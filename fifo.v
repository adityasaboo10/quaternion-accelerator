==> flow/design.v <==
module FIFO (
    input clk,
    input reset,
    input write_en,
    input read_en,
    input [15:0] in0, in1, in2, in3,
    input [15:0] in4, in5, in6, in7,
    output reg [15:0] out0, out1, out2, out3,
    output reg [15:0] out4, out5, out6, out7,
    output reg full,
    output reg empty
);
    reg [15:0] mem0[7:0], mem1[7:0], mem2[7:0], mem3[7:0];
    reg [15:0] mem4[7:0], mem5[7:0], mem6[7:0], mem7[7:0];
    reg [2:0] write_ptr = 0, read_ptr = 0;
    reg [3:0] fifo_count = 0;
    always @(posedge clk or posedge reset) begin
        if (reset) begin
            write_ptr <= 0; read_ptr <= 0;
            fifo_count <= 0;
            full <= 0; empty <= 1;
            out0 <= 1; out1 <= 0; out2 <= 0; out3 <= 0;
            out4 <= 1; out5 <= 0; out6 <= 0; out7 <= 0;
        end else begin
            if (write_en && !full) begin
                mem0[write_ptr] <= in0;
                mem1[write_ptr] <= in1;
                mem2[write_ptr] <= in2;
                mem3[write_ptr] <= in3;
                mem4[write_ptr] <= in4;
                mem5[write_ptr] <= in5;
                mem6[write_ptr] <= in6;
                mem7[write_ptr] <= in7;
                write_ptr <= (write_ptr == 7) ? 0 : write_ptr + 1;
            end
            if (read_en && !empty) begin
                out0 <= mem0[read_ptr];
                out1 <= mem1[read_ptr];
                out2 <= mem2[read_ptr];
                out3 <= mem3[read_ptr];
                out4 <= mem4[read_ptr];
                out5 <= mem5[read_ptr];
                out6 <= mem6[read_ptr];
                out7 <= mem7[read_ptr];
                read_ptr <= (read_ptr == 7) ? 0 : read_ptr + 1;
            end
            case ({write_en && !full, read_en && !empty})
                2'b10: fifo_count <= fifo_count + 1;
                2'b01: fifo_count <= fifo_count - 1;
                default: fifo_count <= fifo_count;
            endcase
            full <= (fifo_count == 8);
            empty <= (fifo_count == 0);
        end
    end
endmodule
=== Step by step through the tools: FIFO ===
The steps from the RTL of FIFO to its reports follow in flow order.
Lines are those of the file above, counted from 1.
Operators carry their Yosys type and port widths (W data, S select, Z words).
Library cell names are shortened.
The mark n/a stands for no value.

* Design top: FIFO
* Clock: clk
* Library: sky130hd
* Timing corner: tt_025C_1v80

=== Word level ===
Source: Yosys, flattened and elaborated. Widths are those after wreduce. Registers that Yosys merges into a memory's read port (data or address) are not register bits. Print and check cells do not count. Equal cells are merged and count once.

* Reductions and logical operators: 16
* Equal/unequal tests: 17
* Bitwise operators: 1
* $add $sub $neg: 4
* Mux-type cells: 11

{| class="wikitable"
|+ Operator list
! kind !! count
|-
| $pmux W16 S8 || 8
|-
| $eq A3 B3 Y1 const B || 8
|-
| $reduce_and A3 Y1 || 8
|-
| $eq A3 B2 Y1 const B || 4
|-
| $pmux W4 S2 || 1
|-
| $add A3 B1 Y3 const B || 2
|-
| $eq A3 B1 Y1 const B || 2
|-
| $logic_not A3 Y1 || 2
|-
| $mux W3 || 2
|-
| $add A4 B1 Y4 const B || 1
|-
| $sub A4 B1 Y4 const B || 1
|-
| $eq A4 B4 Y1 const B || 1
|-
| $logic_not A4 Y1 || 1
|-
| $logic_and A1 B1 Y1 || 2
|-
| $logic_not A1 Y1 || 2
|-
| $eq A2 B1 Y1 const B || 1
|-
| $eq A2 B2 Y1 const B || 1
|-
| $reduce_bool A2 Y1 || 1
|-
| $not A1 Y1 || 1
|}

* Word-level cells: 126
* Register bits: 1,164
* Input bits: 132
* Output and inout bits: 130

=== Depth ===
Yosys ltp: most cells in a row. Word level: on the elaborated netlist, between registers, memories and ports. Mapped: between sequential cells and ports; inverters and the memories' decode and read muxes count.

* Depth after elaboration: 4
* ABC_AREA: 0
* Mapped depth: 12
* Gate-level depth less buffers: 9

=== After synthesis ===
The flow's flattened synthesis, as Yosys stat reports it; memories are mapped. The netlist is that of the ABC_AREA named above (0 if unset); the other value can give another one.

{| class="wikitable"
|+ Cell types
! cell type !! count !! area in all (um^2)
|-
| edfxtp_1 || 1,024 || 3.07E+04
|-
| dfrtp_1 || 137 || 3.43E+03
|-
| a211oi_2 || 70 || 875.84
|-
| mux2_2 || 74 || 833.299
|-
| a22oi_1 || 108 || 810.778
|-
| o21ai_1 || 156 || 780.749
|-
| nand2_1 || 204 || 765.734
|-
| a221o_1 || 73 || 730.701
|-
| a22o_1 || 74 || 648.122
|-
| a222oi_1 || 55 || 550.528
|-
| o21ai_0 || 104 || 520.499
|-
| a221oi_1 || 55 || 481.712
|-
| clkbuf_1 || 101 || 379.114
|-
| a21oi_1 || 75 || 375.36
|-
| buf_2 || 44 || 220.211
|-
| ha_1 || 15 || 187.68
|-
| buf_6 || 11 || 123.869
|-
| dfstp_2 || 3 || 78.826
|}

Other cell types: 24; their cells: 67.

* Mapped area: 0.0429524 mm^2
* Buffer cells: 172
* Sequential area: 0.0342566 mm^2
* Flip-flop cells: 1,164
* Cell count: 2,450

=== Path before layout ===
Source: OpenSTA report_checks on the synthesized netlist (no wires, ideal clock, input and output delay 20% of the period each), path of least setup slack; recovery checks are left aside. Register names are those of the netlist, which keeps one name where synthesis merged equal registers.

* Kind: input to register
* Start: in write_en
* End: reg mem0[5][0]
* Delay of the path: 3,931 ps
* Setup time: 503 ps
* Slack: 757 ps
* Clock period: 5,860 ps
* Time at the first pin: 1,172 ps
* Path buffers: 1
* Arrival time: 4,600 ps
* Data required time: 5,357 ps
* External input delay: 1,172 ps
* Driving pins on the path: 4
* Synthesis period reached: 5,103 ps

"delay of the path" = arrival - input delay + setup time.
"driving pins on the path" counts driving pins, that of a launching flip-flop among them; a cell with two outputs on the path counts twice.
"synthesis period reached" is the clock period less the worst setup slack; recovery checks do not enter. This is arithmetic on one report: input and output delays are still those of the set period (20% each).
Between the ends stands the longest chain of elaborated cells between them, by number of cells; it is not shown to be the way that was timed. Of several equally long chains one is given.
A line is the first line of the expression or statement that the cell stems from. Yosys adds cells for indexed reads and writes and turns some case tables into memories.

* Path through: nand2b_1 clkbuf_1 nor2_1 and3_1
* Length of the longest elaborated chain: 2
* Elaborated cells between the ends (all ways): 2
* Those cells by class: 2 x reduce/logical

{| class="wikitable"
|+ Ends and longest elaborated chain, post-synthesis
! item !! RTL line !! source
|-
| start: declaration || 4 || <nowiki>input write_en,</nowiki>
|-
| $logic_and A1 B1 Y1 || 25 || <nowiki>if (write_en && !full) begin</nowiki>
|-
| $reduce_and A3 Y1 || n/a ||
|-
| end: assignment || 26 || <nowiki>mem0[write_ptr] <= in0;</nowiki>
|-
| end: declaration || 13 || <nowiki>reg [15:0] mem0[7:0], mem1[7:0], mem2[7:0], mem3[7:0];</nowiki>
|}

=== Worst path after layout ===
Path of least setup slack in the final report of run 1 (OpenROAD, finished layout, wires in). Where an end is a register, its clock arrival counts in the times.
The path's times are printed in steps of 10 ps; the period is the one set.

* Kind: register to register
* Start: reg read_ptr[1]
* End: reg out4[7]
* Clock period: 4,540 ps
* Time at the first pin: 870 ps
* Driving pins on the path: 8
* Path buffers: 2
* Data required time: 5,290 ps
* Setup time: 80 ps
* Slack: 810 ps
* Arrival time: 4,480 ps

Between the ends stands the longest chain of elaborated cells between them, by number of cells; it is not shown to be the way that was timed. Of several equally long chains one is given.

* Path through: dfrtp_1 inv_1 ha_4 buf_12 or3_4 buf_4 o21ai_0 o21ai_1
* Length of the longest elaborated chain: 2
* Elaborated cells between the ends (all ways): 9
* Those cells by class: 7 x eq/ne; 1 x mux; 1 x reduce/logical

{| class="wikitable"
|+ Ends and longest elaborated chain, after layout
! item !! RTL line !! source
|-
| start: declaration || 15 || <nowiki>reg [2:0] write_ptr = 0, read_ptr = 0;</nowiki>
|-
| start: assignment || 19 || <nowiki>write_ptr <= 0; read_ptr <= 0;</nowiki>
|-
| start: assignment || 45 || <nowiki>read_ptr <= (read_ptr == 7) ? 0 : read_ptr + 1;</nowiki>
|-
| $eq A3 B3 Y1 || 41 || <nowiki>out4 <= mem4[read_ptr];</nowiki>
|-
| $pmux W16 S8 || 41 ||
|-
| end: assignment || 23 || <nowiki>out4 <= 1; out5 <= 0; out6 <= 0; out7 <= 0;</nowiki>
|-
| end: assignment || 41 ||
|-
| end: declaration || 9 || <nowiki>output reg [15:0] out4, out5, out6, out7,</nowiki>
|}

Module FIFO, platform sky130hd: 2 stored runs of the flow (Yosys, OpenROAD) with differing settings, in no particular order. Input and output delays are each 20% of the period that was set; the output load is 0.01 pF.
"period achieved" means the clock period less the worst setup slack. The figure is calculated, with input and output delays left at 20% of the set period.
By "allowed time less slack (worst setup path)" is meant the share of the clock period that the worst setup path is allowed (20% is reserved at inputs, 20% at outputs), minus its slack. Clock arrival times at its registers enter into it.
By "power consumption" is meant OpenSTA's value without simulated activity: inputs other than the clock are taken to toggle once in ten clock periods, and the tool carries that through the logic.
"allowed time less slack (worst setup path)" is given in steps of 10 ps.

=== Run 1 ===
{| class="wikitable"
! Setting !! Value
|-
| period_ns || 4.54
|-
| CORE_UTILIZATION || 44
|-
| PLACE_DENSITY_LB_ADDON || 0.0
|-
| CORE_ASPECT_RATIO || 0.93
|-
| CORE_MARGIN || 9
|-
| TNS_END_PERCENT || 20
|-
| ABC_AREA || 0
|-
| GPL_ROUTABILITY_DRIVEN || 0
|-
| CTS_CLUSTER_SIZE || 100
|-
| CTS_CLUSTER_DIAMETER || 22
|-
| MIN_ROUTING_LAYER || met2
|-
| MAX_ROUTING_LAYER || met5
|-
| CAP_MARGIN || 20
|-
| SLEW_MARGIN || 20
|-
! Result !! Value
|-
| Period achieved || 3,730 ps
|-
| Setup slack of the worst path || 810 ps
|-
| Chip area in the Yosys report || 0.0429524 mm^2
|-
| Allowed time less slack (worst setup path) || 3,730 ps
|-
| Worst path kind || register to register
|-
| Standard-cell area of the final layout || 0.0590116 mm^2
|-
| Area of the die || 0.109198 mm^2
|-
| Final design utilization || 61.0%
|-
| Final worst hold slack || 463 ps
|-
| Power consumption || 47.295 mW
|-
| Setup total negative slack || 0 ps
|}

=== Run 2 ===
{| class="wikitable"
! Setting !! Value
|-
| period_ns || 7.86
|-
| CORE_UTILIZATION || 29
|-
| SETUP_SLACK_MARGIN || -0.28
|-
| PLACE_DENSITY_LB_ADDON || 0.21
|-
| CORE_MARGIN || 2
|-
| CELL_PAD_IN_SITES_DETAIL_PLACEMENT || 2
|-
| CTS_CLUSTER_SIZE || 88
|-
| CTS_CLUSTER_DIAMETER || 26
|-
| CAP_MARGIN || 40
|-
| SLEW_MARGIN || 10
|-
! Result !! Value
|-
| Period achieved || 3,707 ps
|-
| Setup slack of the worst path || 4,153 ps
|-
| Chip area in the Yosys report || 0.0429524 mm^2
|-
| Allowed time less slack (worst setup path) || 3,710 ps
|-
| Worst path kind || register to register
|-
| Standard-cell area of the final layout || 0.0585136 mm^2
|-
| Area of the die || 0.151208 mm^2
|-
| Final design utilization || 39.7%
|-
| Final worst hold slack || 471 ps
|-
| Power consumption || 26.594 mW
|-
| Setup total negative slack || 0 ps
|}
